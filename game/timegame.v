==> flow/design.v <==
module timegame(CLOCK_50, SW, LEDR, LEDG, KEY, HEX0, HEX1, HEX2, HEX3, HEX4, HEX5, HEX6, HEX7, toggle, highscoreoutput);
input[3:0] KEY;
input[17:0] SW;
input toggle;
input CLOCK_50;
output reg [7:0] LEDG;
output reg [17:0] LEDR;
output reg[6:0] HEX0, HEX1, HEX2, HEX3, HEX4, HEX5, HEX6, HEX7;
wire [4:0] rng;
integer pattern = 0;
output reg [10:0] highscoreoutput;
integer next = 0;
integer highscore = 0;
reg [29:0] value, psec, pmsec, ptotal;
reg [29:0] rngclk = 5, clk, clks, clkms, clktotal;
reg start = 1;
reg run;
integer win = 0;
reg [5:0] timer = 0;
reg game;
integer loss = 0;
reg [2:0] state = 0;
parameter IDLE = 0, START = 1, TIMING = 2, END = 3; 
always @ (posedge CLOCK_50) begin
	highscoreoutput <= highscore;
	if(toggle) begin
	rngclk <= rngclk + 1;
	if(rngclk > 16) begin
		rngclk <= 5;
	end
	case(state)
		IDLE: begin
			LEDR <= 0;
			HEX7 <= 7'b1000000;
			HEX6 <= 7'b1000000;
			HEX5 <= 7'b1000000;
			HEX4 <= 7'b1000000;
			HEX3 <= 7'b1000000;
			HEX2 <= 7'b1000000;
			HEX1 <= 7'b1000000;
			HEX0 <= 7'b1000000;
			game <= 0;
			if(~KEY[2]) begin
				clk <= 0;
				if(rngclk < 6) begin
					value <= 5;
				end else if(rngclk < 7) begin
					value <= 6;
				end else if(rngclk < 8) begin
					value <= 7;
				end else if(rngclk < 9) begin
					value <= 8;
				end else if(rngclk < 10) begin
					value <= 9;
				end else if(rngclk < 11) begin
					value <= 10;
				end else if(rngclk < 12) begin
					value <= 11;
				end else if(rngclk < 13) begin
					value <= 12;
				end else if(rngclk < 14) begin
					value <= 13;
				end else if(rngclk < 15) begin
					value <= 14;
				end else if(rngclk < 16) begin
					value <= 15;
				end else begin
					value <= 5;
				end
				state <= START;
			end
		end
		START: begin
			clk <= clk + 1;
			if(clk < 50000000) begin
				LEDG <= 8'b11111111;
			end else if (clk < 100000000) begin
				LEDG <= 8'b11111100;
			end else if (clk < 150000000) begin
				LEDG <= 8'b11110000;
			end else if(clk < 200000000) begin
				LEDG <= 8'b11000000;
			end else begin
				LEDG <= 8'b00000000;
				state <= TIMING;
				clk <= 0;
				clks <= 0;
				clkms <= 0;
				clktotal <= 0;
				psec <= 0;
				pmsec <= 0;
				ptotal <= 0;
			end
			HEX5 <= 7'b1000000;
			HEX4 <= 7'b1000000;
			case(value)
				5: begin
					HEX7 <= 7'b1000000;
					HEX6 <= 7'b0010010;
				end
				6: begin
					HEX7 <= 7'b1000000;
					HEX6 <= 7'b0000010;
				end
				7: begin
					HEX7 <= 7'b1000000;
					HEX6 <= 7'b1111000;
				end
				8: begin
					HEX7 <= 7'b1000000;
					HEX6 <= 7'b0000000;
				end
				9: begin
					HEX7 <= 7'b1000000;
					HEX6 <= 7'b0010000;	
				end
				10: begin
					HEX7 <= 7'b1111001;
					HEX6 <= 7'b1000000;
				end
				11: begin
					HEX7 <= 7'b1111001;
					HEX6 <= 7'b1111001;
				end
				12: begin
					HEX7 <= 7'b1111001;
					HEX6 <= 7'b0100100;
				end
				13: begin
					HEX7 <= 7'b1111001;
					HEX6 <= 7'b0110000;
				end
				14: begin
					HEX7 <= 7'b1111001;
					HEX6 <= 7'b0011001;
				end
				15: begin
					HEX7 <= 7'b1111001;
					HEX6 <= 7'b0010010;
				end
			endcase
		end
		TIMING: begin
			clk <= clk + 1;
			if(clk >= 5000000 && clkms < 10) begin
				clkms <= clkms + 1;
				clk <= 0;
			end
			if(clkms > 9) begin
				clks <= clks + 1;
				clkms <= 0;
			end
			if(clks > 19) begin
				state <= END;
				psec <= 0;
				pmsec <= 0;
			end
			if(~KEY[1]) begin
				state <= END;
				psec <= clks;
				pmsec <= clkms;
			end
		end
		END: begin
			if(psec < 10)begin
				HEX3 <= 7'b1000000;
			end else begin
				HEX3 <= 7'b1111001;
			end
			case(psec%10) 
				0: HEX2 <= 7'b1000000;
				1: HEX2 <= 7'b1111001;
				2: HEX2 <= 7'b0100100;
				3: HEX2 <= 7'b0110000;
				4: HEX2 <= 7'b0011001;
				5: HEX2 <= 7'b0010010;
				6: HEX2 <= 7'b0000010;
				7: HEX2 <= 7'b1111000;
				8: HEX2 <= 7'b0000000;
				9: HEX2 <= 7'b0010000;
			endcase
			HEX1 <= 7'b1111011;
			case(pmsec)
				0: HEX0 <= 7'b1000000;
				1: HEX0 <= 7'b1111001;
				2: HEX0 <= 7'b0100100;
				3: HEX0 <= 7'b0110000;
				4: HEX0 <= 7'b0011001;
				5: HEX0 <= 7'b0010010;
				6: HEX0 <= 7'b0000010;
				7: HEX0 <= 7'b1111000;
				8: HEX0 <= 7'b0000000;
				9: HEX0 <= 7'b0010000;
			endcase
			if(((psec == value && pmsec < 5) || (psec == value - 1 && pmsec >= 5)) && game == 0) begin
				game <= 1;
				win <= win + 1;
			end else if (game == 0) begin 
				win <= 0;
				game <= 1;
			end	
			if(~KEY[2]) begin
				state <= IDLE;
			end
		end
	endcase
	case(win)
		0: HEX4 <= 7'b1000000;
		1: HEX4 <= 7'b1111001;
		2: HEX4 <= 7'b0100100;
		3: HEX4 <= 7'b0110000;
		4: HEX4 <= 7'b0011001;
		5: HEX4 <= 7'b0010010;
		6: HEX4 <= 7'b0000010;
		7: HEX4 <= 7'b1111000;
		8: HEX4 <= 7'b0000000;
		9: HEX4 <= 7'b0010000;
	endcase
	if(win >= highscore) begin
		highscore <= win;
	end
	end  
end
endmodule
Step by step through the tools: timegame

The steps from the RTL of timegame to its reports follow in flow order.
Line numbers count from 1 in the design file above.
Operators carry their Yosys type and port widths (W data, S select, Z words).
Library cell names are shortened.
A cell with -- has no value.

Top: timegame
Clock: CLOCK_50
Library: sky130hd
Corner: tt_025C_1v80

Word level

Yosys after proc, flatten, opt, wreduce and memory -nomap, before mapping. Memory bits, and registers merged into a memory's read port (data or address), are not among the register bits. Print and check cells are not counted.

Bits in registers: 346
Bits of input ports: 24
Output and inout bits: 93

Add/subtract/negate cells: 6
Divide/modulo/power cells: 1
$lt $le $gt $ge: 24
Eq/ne operators: 57
Multiplexer cells: 59
Bitwise logic cells: 2
Reductions and logical operators: 38

Operators by type and width:

| operator                | count |
| $mux W30                | 16 |
| $lt A30 B4 Y1 const B   | 10 |
| $eq A30 B4 Y1 const B   | 10 |
| $pmux W7 S10            | 4 |
| $eq A32 B3 Y1 const B   | 8 |
| $pmux W30 S2            | 4 |
| $eq A30 B3 Y1 const B   | 7 |
| $mod A30 B4 Y32 const B | 1 |
| $eq A32 B2 Y1 const B   | 4 |
| $eq A32 B4 Y1 const B   | 4 |
| $add A30 B1 Y30 const B | 4 |
| $pmux W7 S2             | 7 |
| $lt A30 B3 Y1 const B   | 3 |
| $pmux W30 S3            | 1 |
| $eq A32 B1 Y1 const B   | 2 |
| $logic_not A32 Y1       | 2 |
| $mux W32                | 2 |
| $eq A30 B2 Y1 const B   | 2 |
| $lt A30 B28 Y1 const B  | 2 |
| $gt A30 B5 Y1 const B   | 2 |
| $mux W4                 | 9 |
| $ne A11 B11 Y1 const B  | 3 |
| $eq A30 B32 Y1          | 1 |
| $add A32 B2 Y32 const B | 1 |
| $ge A32 B32 Y1          | 1 |
| $sub A30 B1 Y31 const B | 1 |
| $eq A30 B1 Y1 const B   | 1 |
| $ge A30 B23 Y1 const B  | 1 |

Other operator kinds: 36; their cells: 74.

Logic depth

Depth = most cells in a row (Yosys ltp): at word level without a register or memory, in the mapped netlist without a sequential cell, where the memories' decode and read muxes count.

Depth in word-level cells: 11
ABC_AREA: 0
Gate-level depth with buffers: 42

Mapped cells and area

Yosys stat after the flow's synthesis: flattened, memories mapped to cells. It holds for the ABC_AREA given above (unset counts as 0); a run with the other value may have another netlist.

Cell types:

| cell type | count | area in all (sq um) |
| edfxtp_1  | 285   | 8.56E+03 |
| ha_1      | 53    | 663.136 |
| and2_1    | 104   | 650.624 |
| nor2_1    | 163   | 611.837 |
| nand2_1   | 126   | 472.954 |
| nand3_1   | 91    | 455.437 |
| xnor2_1   | 52    | 455.437 |
| xor2_1    | 52    | 455.437 |
| buf_4     | 54    | 405.389 |
| nor4_1    | 55    | 344.08 |
| nand4_1   | 52    | 325.312 |
| a21oi_1   | 55    | 275.264 |
| o21ai_0   | 55    | 275.264 |
| inv_1     | 73    | 274.013 |
| nor3_1    | 52    | 260.25 |
| clkbuf_1  | 68    | 255.245 |
| dfxtp_1   | 11    | 220.211 |
| and3_1    | 32    | 200.192 |

Other cell types: 104; their cells: 430.

Mapped cells: 1,863
Mapped area: 18,844.3 sq um
Sequential part of the area: 8,778.4 sq um
Flip-flops: 296
Buffer cells: 153

Path before layout

Path of least setup slack by OpenSTA after synthesis, without wires, with an ideal clock, recovery checks aside; 20% of the period is set as input and as output delay. Where synthesis merged equal registers, the netlist keeps one of their names.

Path kind: register to register
From: register psec[27]
To: register HEX2[0]
Clock period: 18.0 ns
Setup time: 0.203 ns
Arrival: 8.378 ns
Data required time: 17.797 ns
Path slack: 9.419 ns
Delay of the path: 8.581 ns
Stages on the path: 37
Path buffers: 5
Synthesis period reached: 8.581 ns

"delay of the path" = arrival - input delay + setup time.
"stages on the path" counts driving pins, that of a launching flip-flop among them; a cell with two outputs on the path counts twice.
"synthesis period reached" = period - worst setup slack (recovery checks aside). The figure is calculated, with input and output delays left at 20% of the set period.
Between the ends stands the longest chain of elaborated cells between them, by number of cells; it is not shown to be the way that was timed. Of several equally long chains one is given.
A line is the first line of the expression or statement that the cell stems from. Yosys adds cells for indexed reads and writes and turns some case tables into memories.
At most two assigning lines are given for a register; there are more.
Ways into the end's enable are left out, as the timed path ends at the data pin.

Cells stage by stage: edfxtp_1 > buf_4 > or3b_1 > a31o_1 > o311a_2 > buf_6 > nand4_1 > o211ai_1 > or3_1 > or3_1 > mux4_2 > o22a_2 > a21o_1 > mux4_2 > o311ai_1 > a31oi_2 > a31oi_4 > nor4_4 > o311ai_4 > nand2_2 > maj3_2 > a211o_1 > a2111oi_2 > o31a_1 > o22a_1 > buf_6 > a21oi_4 > o41ai_2 > a311oi_2 > and3_1 > buf_2 > o211a_4 > or3_1 > buf_6 > a311oi_2 > nand2_1 > a2111oi_1
Length of the longest elaborated chain: 4
Elaborated cells between the ends (all ways): 13
RTL lines with such cells: 2

Ends and longest elaborated chain, after synthesis:

| what            | line | RTL |
| start, declared | 14   | `reg [29:0] value, psec, pmsec, ptotal;` |
| start, assigned | 90   | `psec <= 0;` |
| start, assigned | 160  | `psec <= clks;` |
| $mod A30 B4 Y32 | 170  | `case(psec%10)` |
| $eq A32 B4 Y1   | 170  |  |
| $pmux W7 S10    | 170  |  |
| $pmux W7 S2     | 31   | `case(state)` |
| end, assigned   | 39   | `HEX2 <= 7'b1000000;` |
| end, assigned   | 171  | `0: HEX2 <= 7'b1000000;` |
| end, declared   | 8    | `output reg[6:0] HEX0, HEX1, HEX2, HEX3, HEX4, HEX5, HEX6, HEX7;` |

Timing after layout

From the final timing report of entry A: the path of least setup slack in the routed layout; clock arrival at registers is part of the times.

Path kind: register to register
From: register psec[25]
To: register HEX2[3]
Clock period: 5.7 ns
Setup time: 0.18 ns
Arrival: 9.57 ns
Data required time: 6.09 ns
Path slack: -3.49 ns
Stages on the path: 39
Path buffers: 8

Between the ends stands the longest chain of elaborated cells between them, by number of cells; it is not shown to be the way that was timed. Of several equally long chains one is given.
At most two assigning lines are given for a register; there are more.
Ways into the end's enable are left out, as the timed path ends at the data pin.

Cells stage by stage: edfxtp_1 > buf_6 > or3b_1 > a31o_1 > o311a_4 > buf_4 > a311oi_2 > a32o_2 > buf_6 > nand2b_1 > mux4_2 > o22ai_4 > buf_6 > or4_1 > and4_4 > a21o_1 > buf_4 > a211o_1 > [... 3 more ...] > nor3b_4 > nor2_1 > buf_4 > or4_1 > and4_4 > o211ai_1 > a31oi_2 > or3_4 > buf_4 > a41o_1 > a41oi_4 > a21o_1 > nand3_2 > o211a_4 > or3_4 > a311oi_2 > nand4_1 > a311oi_2
Length of the longest elaborated chain: 4
Elaborated cells between the ends (all ways): 13
RTL lines with such cells: 2

Ends and longest elaborated chain, after layout:

| what            | line | RTL |
| start, declared | 14   | `reg [29:0] value, psec, pmsec, ptotal;` |
| start, assigned | 90   | `psec <= 0;` |
| start, assigned | 160  | `psec <= clks;` |
| $mod A30 B4 Y32 | 170  | `case(psec%10)` |
| $eq A32 B4 Y1   | 170  |  |
| $pmux W7 S10    | 170  |  |
| $pmux W7 S2     | 31   | `case(state)` |
| end, assigned   | 39   | `HEX2 <= 7'b1000000;` |
| end, assigned   | 171  | `0: HEX2 <= 7'b1000000;` |
| end, declared   | 8    | `output reg[6:0] HEX0, HEX1, HEX2, HEX3, HEX4, HEX5, HEX6, HEX7;` |

Lab notebook: timegame

Design timegame on sky130hd. What follows are 2 stored runs of the flow, each under its own settings; their order means nothing. The constraints put input and output delay at 20% of the set period each and load the outputs with 0.01 pF.
"reached clock period": clock period set for the run, less the worst setup slack. It is reckoned from that one timing run; input and output delays stay at 20% of the period that was set.
By "total power of the final layout" is meant OpenSTA's value without simulated activity: inputs other than the clock are taken to toggle once in ten clock periods, and the tool carries that through the logic.
A setting shown as n/a is not set for that run.

| name                                    | entry A  | entry B  |
| period_ns                               | 5.7      | 17.9     |
| CORE_UTILIZATION                        | 64       | 71       |
| SETUP_SLACK_MARGIN                      | -0.2     | n/a      |
| PLACE_DENSITY                           | 0.41     | n/a      |
| HOLD_SLACK_MARGIN                       | 0.22     | n/a      |
| CORE_MARGIN                             | 4        | 2        |
| CELL_PAD_IN_SITES_DETAIL_PLACEMENT      | 0        | n/a      |
| TNS_END_PERCENT                         | 45       | n/a      |
| MAX_ROUTING_LAYER                       | met4     | met5     |
| CAP_MARGIN                              | 20       | 20       |
| SLEW_MARGIN                             | 20       | 35       |
| PLACE_DENSITY_LB_ADDON                  | n/a      | 0.13     |
| CORE_ASPECT_RATIO                       | n/a      | 0.67     |
| GPL_TIMING_DRIVEN                       | n/a      | 1        |
| GPL_ROUTABILITY_DRIVEN                  | n/a      | 1        |
| CTS_CLUSTER_SIZE                        | n/a      | 96       |
| CTS_CLUSTER_DIAMETER                    | n/a      | 23       |
| die size (sq um)                        | 32,254.4 | 27,886.2 |
| total power of the final layout (uW)    | 10,813   | 3,234    |
| Yosys chip area after synthesis (sq um) | 18,844.3 | 18,844.3 |
| utilization in the final report         | 0.806    | 0.829    |
| summed negative setup slack (ns)        | -23.943  | 0.000    |
| worst slack on setup checks (ns)        | -3.489   | 6.310    |
| reached clock period (ns)               | 9.189    | 11.590   |
