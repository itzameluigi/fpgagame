==> flow/design.v <==
module zapsgame(CLOCK_50, SW, LEDR, LEDG, KEY, HEX0, HEX1, HEX2, HEX3, HEX4, HEX5, HEX6, HEX7, toggle, highscoreoutput);
input [17:0] SW;
input [3:0] KEY;
input toggle;
output reg [6:0] HEX0, HEX1, HEX2, HEX3, HEX4, HEX5, HEX6, HEX7;
input CLOCK_50;
output reg [17:0] LEDR;
output reg [7:0] LEDG;
integer timer = 4000000;
integer timer2 = 2500000;
reg[27:0] Q = 0;
reg[27:0] R = 0;
integer S = 0;
integer on = 0;	
integer next = 0;
integer win = 0;
integer winnum = 0;
integer winnum2 = 0;
integer highscore = 0;
integer highscore2 = 0;
integer newhighscore = 0;
integer T = 18;
integer N = 0;
output reg [10:0]highscoreoutput;
always @ (posedge CLOCK_50) begin
	highscoreoutput <= highscore;
	if(toggle) begin  
	Q = Q + 1;
	if(Q >= timer && T > 0) begin
		if (on == 0) begin
			T <= T - 1;
		end
		Q <= 0;
	end
	if(timer > 2000000) begin
		timer <= 4000000 - (win * 100000);
	end
	if(winnum > 9) begin
		winnum <= 0;
		winnum2 <= winnum2 + 1;
	end
	case(winnum)
		0: HEX4 <= 7'b1000000;
		1: HEX4 <= 7'b1111001;
		2: HEX4 <= 7'b0100100;
		3: HEX4 <= 7'b0110000;
		4: HEX4 <= 7'b0011001;
		5: HEX4 <= 7'b0010010;
		6: HEX4 <= 7'b0000010;
		7: HEX4 <= 7'b1111000;
		8: HEX4 <= 7'b0000000;
		9: HEX4 <= 7'b0010000;
		default: HEX4 <= 7'b0010000;
	endcase
	case(winnum2)
		0: HEX5 <= 7'b1000000;
		1: HEX5 <= 7'b1111001;
		2: HEX5 <= 7'b0100100;
		3: HEX5 <= 7'b0110000;
		4: HEX5 <= 7'b0011001;
		5: HEX5 <= 7'b0010010;
		6: HEX5 <= 7'b0000010;
		7: HEX5 <= 7'b1111000;
		8: HEX5 <= 7'b0000000;
		9: HEX5 <= 7'b0010000;
		default: HEX5 <= 7'b0010000;
	endcase
	if(winnum2 > highscore2) begin
		highscore <= winnum;
		highscore2 <= winnum2;
		newhighscore <= 1;
	end else if (winnum2 == highscore2) begin
		if(winnum > highscore && win > 0) begin
			highscore <= winnum;
			highscore2 <= winnum2;
			newhighscore <= 1;
		end
	end
		case(highscore)
		0: HEX0 <= 7'b1000000;
		1: HEX0 <= 7'b1111001;
		2: HEX0 <= 7'b0100100;
		3: HEX0 <= 7'b0110000;
		4: HEX0 <= 7'b0011001;
		5: HEX0 <= 7'b0010010;
		6: HEX0 <= 7'b0000010;
		7: HEX0 <= 7'b1111000;
		8: HEX0 <= 7'b0000000;
		9: HEX0 <= 7'b0010000;
		default: HEX0 <= 7'b0010000;
	endcase
	case(highscore2)
		0: HEX1 <= 7'b1000000;
		1: HEX1 <= 7'b1111001;
		2: HEX1 <= 7'b0100100;
		3: HEX1 <= 7'b0110000;
		4: HEX1 <= 7'b0011001;
		5: HEX1 <= 7'b0010010;
		6: HEX1 <= 7'b0000010;
		7: HEX1 <= 7'b1111000;
		8: HEX1 <= 7'b0000000;
		9: HEX1 <= 7'b0010000;
		default: HEX1 <= 7'b0010000;
	endcase
	R = R + 1;
	if(R >= timer2 && S < 100) begin
		if (win > 7) begin
			S <= S + 1;
		end else begin
			S <= 0;
		end
		R <= 0;
	end
	if (win > 20) begin
		timer2 <= 1250000;
	end else begin
		timer2 <= 2250000;
	end
	if (win > 0 && win < 8) begin
		case(win)
		1: LEDG <= 8'b10000000;
		2:	LEDG <= 8'b11000000;
		3:	LEDG <= 8'b11100000;
		4:	LEDG <= 8'b11110000;
		5:	LEDG <= 8'b11111000;
		6:	LEDG <= 8'b11111100;
		7:	LEDG <= 8'b11111110;
		endcase
	end
	if (win > 7) begin
		case(S)
		1:	LEDG <= 8'b00000000;
		2: LEDG <= 8'b10000000;
		3:	LEDG <= 8'b11000000;
		4:	LEDG <= 8'b11100000;
		5:	LEDG <= 8'b11110000;
		6:	LEDG <= 8'b11111000;
		7:	LEDG <= 8'b11111100;
		8:	LEDG <= 8'b11111110;
		9:	LEDG <= 8'b11111111;
		10:LEDG <= 8'b01111111;
		11:LEDG <= 8'b00111111;
		12:LEDG <= 8'b00011111;
		13:LEDG <= 8'b00001111;
		14:LEDG <= 8'b00000111;
		15:LEDG <= 8'b00000011;
		16:LEDG <= 8'b00000001;
		endcase
	end
	if (~KEY[1]) begin
		on <= 1; 
	end
	if (~KEY[0] && KEY[1]) begin
		on <= 0;
		next <= 0;
	end
	if (T < 1) begin
		T <= 18;
	end
	if (S > 17) begin
		S <= 1;
	end
	LEDR <= 18'b000000000000000000;
	LEDR[T] <= 1;
	if (SW[T] == 1 && on == 1) begin
		if (next == 0)begin
			win <= win + 1;
			winnum <= winnum + 1;
			next <= 1;
		end
	end else if (on == 1) begin
		win <= 0;
		winnum <= 0;
		winnum2 <= 0;
		newhighscore <= 0;
		timer <= 4000000;
		LEDG <= 8'b00000000;
	end
	HEX6 <= 7'b0111111;
	HEX7 <= 7'b0111111;
	HEX3 <= 7'b0001001;
	HEX2 <= 7'b0110111;
	end  
end
endmodule
Step by step through the tools: zapsgame
Tool output for the design above, in the order of the flow.
Lines are those of the file above, counted from 1.
Library cell names are shortened.
A cell with -- has no value.

inputs
  design top = zapsgame
  clock port = CLOCK_50
  cell library = sky130hd
  library corner = tt_025C_1v80

Word level
Yosys after proc, flatten, opt, wreduce and memory -nomap, before mapping. Print and check cells are not counted. Equal cells are merged and count once.
Yosys's memory passes give these memory sizes; they may raise the number of words (mostly to a power of two), join words into wider ones and drop unused or constant bits.

bit counts
  flip-flop bits (word level) = 414
  ROM bits = 448
  word width x clocked read ports = 28
  memories = 4
  input port bits = 24
  output and inout bits = 93
  cells after elaboration = 134

operators by class
  add/subtract/negate cells = 9
  multipliers = 1
  order comparisons = 14
  equality and inequality tests = 26
  shift-type cells = 2
  multiplexer cells = 34
  bitwise gates (word level) = 1
  reduce/logical cells = 27

memories
  memory           depth  width  rd ports  wr ports  line  RTL
  (no name shown)  16     7      1         0         42    case(winnum)
  (no name shown)  16     7      1         0         55    case(winnum2)
  (no name shown)  16     7      1         0         79
  (no name shown)  16     7      1         0         92

operators with widths
  cell                                                                      number
  32-bit two-way mux                                                        26
  32-bit by 13-bit multiplier with 27-bit output (second input constant)    1
  32-bit by 3-bit == test with 1-bit output (second input constant)         8
  32-bit by 4-bit == test with 1-bit output (second input constant)         8
  32-bit by 2-bit adder with 32-bit output (second input constant)          4
  32-bit by 2-bit == test with 1-bit output (second input constant)         4
  8-bit case mux with 16-bit select                                         1
  28-bit logical NOT                                                        4
  28-bit by 32-bit greater-or-equal comparator with 1-bit output            2
  32-bit by 1-bit > comparator with 1-bit output (second input constant)    2
  32-bit by 1-bit == test with 1-bit output (second input constant)         2
  32-bit > comparator                                                       2
  32-bit by 6-bit > comparator with 1-bit output (second input constant)    2
  32-bit logical NOT                                                        2
  28-bit by 1-bit adder with 28-bit output (second input constant)          2
  8-bit case mux with 7-bit select                                          1
  1-bit by 33-bit variable shift with 18-bit output (first input constant)  1
  32-bit negator with 33-bit output                                         1
  18-bit by 32-bit indexed select with 1-bit output                         1
  23-bit by 32-bit subtractor with 32-bit output (first input constant)     1
  32-bit by 2-bit subtractor with 32-bit output (second input constant)     1
  32-bit by 2-bit < comparator with 1-bit output (second input constant)    1
  32-bit by 22-bit > comparator with 1-bit output (second input constant)   1
  32-bit == test                                                            1
  32-bit by 4-bit > comparator with 1-bit output (second input constant)    1
  32-bit by 5-bit > comparator with 1-bit output (second input constant)    1
  32-bit by 5-bit < comparator with 1-bit output (second input constant)    1
  32-bit by 5-bit == test with 1-bit output (second input constant)         1

Not listed: further kinds 11, cells in them 31.

Logic depth
Longest topological path by Yosys (ltp), each cell counted once; first at word level (registers and memories cut), then after technology mapping (sequential cells cut; the memories' decode and read muxes count).

logic depth
  depth after elaboration = 7
  ABC_AREA = 0
  mapped depth = 20
  depth with buffers taken out = 19

Mapped cells and area
Source: synth_stat.txt of the flow (Yosys; design flattened, memories mapped). It holds for the ABC_AREA given above (unset counts as 0); a run with the other value may have another netlist.

cell types
  cell      number  total area (sq um)
  edfxtp_1  405     1.22E+04
  ha_1      257     3.22E+03
  fa_1      69      1.38E+03
  inv_1     309     1.16E+03
  nor2_1    301     1.13E+03
  xnor2_1   119     1,042.25
  xor2_1    93      814.531
  nand2_1   185     694.416
  o21ai_0   124     620.595
  nor4_1    75      469.2
  nand4_1   74      462.944
  nand3_1   92      460.442
  a21oi_1   89      445.427
  and2_1    58      362.848
  nor3_1    67      335.322
  and3_1    50      312.8
  a21o_1    41      307.795
  clkbuf_1  67      251.491

Not listed: further types 66, cells in them 394.

synthesis totals
  standard cells after synthesis = 2,869
  mapped area = 28,904.0 sq um
  sequential area = 12,381.9 sq um
  flip-flops = 416
  buffer cells = 107

Path before layout
Source: OpenSTA report_checks on the synthesized netlist (no wires, ideal clock, input and output delay 20% of the period each), path of least setup slack; recovery checks are left aside. Register names are those of the netlist, which keeps one name where synthesis merged equal registers.

timing post-synthesis
  kind = input to register
  from = input port toggle
  to = register (no name shown)
  period = 9.78 ns
  external input delay = 1.956 ns
  library setup time = 0.574 ns
  time at the first pin = 1.956 ns
  arrival time = 6.713 ns
  required time = 9.206 ns
  setup slack = 2.492 ns
  path delay = 5.331 ns
  driving pins on the path = 4
  path buffers = 0
  synthesis period reached = 7.288 ns

"path delay" is the arrival time less input delay plus setup time.
"driving pins on the path" counts driving pins, that of a launching flip-flop among them; a cell with two outputs on the path counts twice.
"synthesis period reached" is the clock period less the worst setup slack; recovery checks do not enter. This is arithmetic on one report: input and output delays are still those of the set period (20% each).
The rows between start and end are the longest chain of elaborated cells between them; the timing report does not say that the signal goes this way. Where chains are equally long, one stands for them.
Each line given opens the expression or statement behind the cell; cells for indexed reads and writes are added by Yosys, which also makes memories of some case tables.

on the way, post-synthesis
  cells stage by stage = o41ai_1 nor3_1 o21ai_0 o21ai_0
  length of the longest elaborated chain = 1
  elaborated cells between the ends (all ways) = 1
  RTL lines with such cells = 0
  classes of those cells = reduce/logical: 1

ends and longest elaborated chain, post-synthesis
  element              line  RTL
  start: declaration   4     input toggle;
  3-bit AND reduction  --
  end: assignment      70
  end: assignment      75
  end: declaration     20

Worst path after layout
Path of least setup slack in the final report of run A (OpenROAD, finished layout, wires in). Where an end is a register, its clock arrival counts in the times.

timing post-layout
  kind = register to register
  from = register win[4]
  to = register timer[30]
  period = 7.46 ns
  library setup time = 0.12 ns
  time at the first pin = 0.55 ns
  arrival time = 6.28 ns
  required time = 7.88 ns
  setup slack = 1.60 ns
  driving pins on the path = 20
  path buffers = 2

The rows between start and end are the longest chain of elaborated cells between them; the timing report does not say that the signal goes this way. Where chains are equally long, one stands for them.

on the way, post-layout
  cells stage by stage = edfxtp_1 ha_4 ha_4 inv_1 fa_1 inv_1 fa_1 fa_1 ha_1 buf_4 nand4_1 or4b_4 nand3_2 a21boi_1 nor4_2 buf_4 nor4bb_4 nand2_1 or4_1 nand3_1
  length of the longest elaborated chain = 5
  elaborated cells between the ends (all ways) = 5
  RTL lines with such cells = 4
  classes of those cells = add/sub: 1; mul: 1; mux: 3

ends and longest elaborated chain, post-layout
  element                                         line  RTL
  start: declaration                              16    integer win = 0;
  start: assignment                               167   win <= win + 1;
  start: assignment                               172   win <= 0;
  32-bit by 13-bit multiplier with 27-bit output  36    timer <= 4000000 - (win * 100000);
  23-bit by 32-bit subtractor with 32-bit output  36
  32-bit two-way mux                              35    if(timer > 2000000) begin
  32-bit two-way mux                              171   end else if (on == 1) begin
  32-bit two-way mux                              165   if (SW[T] == 1 && on == 1) begin
  end: assignment                                 36
  end: assignment                                 176   timer <= 4000000;
  end: declaration                                9     integer timer = 4000000;

FLOW RESULTS
============

Record of 2 stored runs of the RTL-to-layout flow on zapsgame, platform sky130hd. The runs are unordered. Constraints: input delay and output delay 20% of the set period each, output load 0.01 pF.
"achieved period" = clock period - worst setup slack. The figure is calculated, with input and output delays left at 20% of the set period.
"total design power": no workload was simulated; the value follows from the tool's default switching activity.
A setting shown as -- is not set for that run.

setting or result                        run A     run B
period_ns                                7.46      8.79
CORE_UTILIZATION                         46        20
SETUP_SLACK_MARGIN                       1.59      --
PLACE_DENSITY_LB_ADDON                   0.23      0.19
CORE_ASPECT_RATIO                        0.7       1.56
CORE_MARGIN                              5         7
TNS_END_PERCENT                          70        85
GPL_TIMING_DRIVEN                        0         --
CTS_CLUSTER_SIZE                         98        30
CTS_CLUSTER_DIAMETER                     140       252
CAP_MARGIN                               25        20
SLEW_MARGIN                              20        20
CELL_PAD_IN_SITES_GLOBAL_PLACEMENT       --        2
CELL_PAD_IN_SITES_DETAIL_PLACEMENT       --        0
ABC_AREA                                 --        1
MAX_ROUTING_LAYER                        --        met5
chip area in the Yosys report (sq um)    28,904.0  30,723.2
full die area (sq um)                    68,028.0  165,057.0
standard-cell area after layout (sq um)  31,925.6  34,414.3
post-layout utilization                  0.516     0.226
smallest setup slack (ns)                1.603     2.847
setup total negative slack (ns)          0.000     0.000
post-route worst hold slack (ns)         0.449     0.388
total design power (mW)                  7.241     6.366
achieved period (ns)                     5.857     5.943
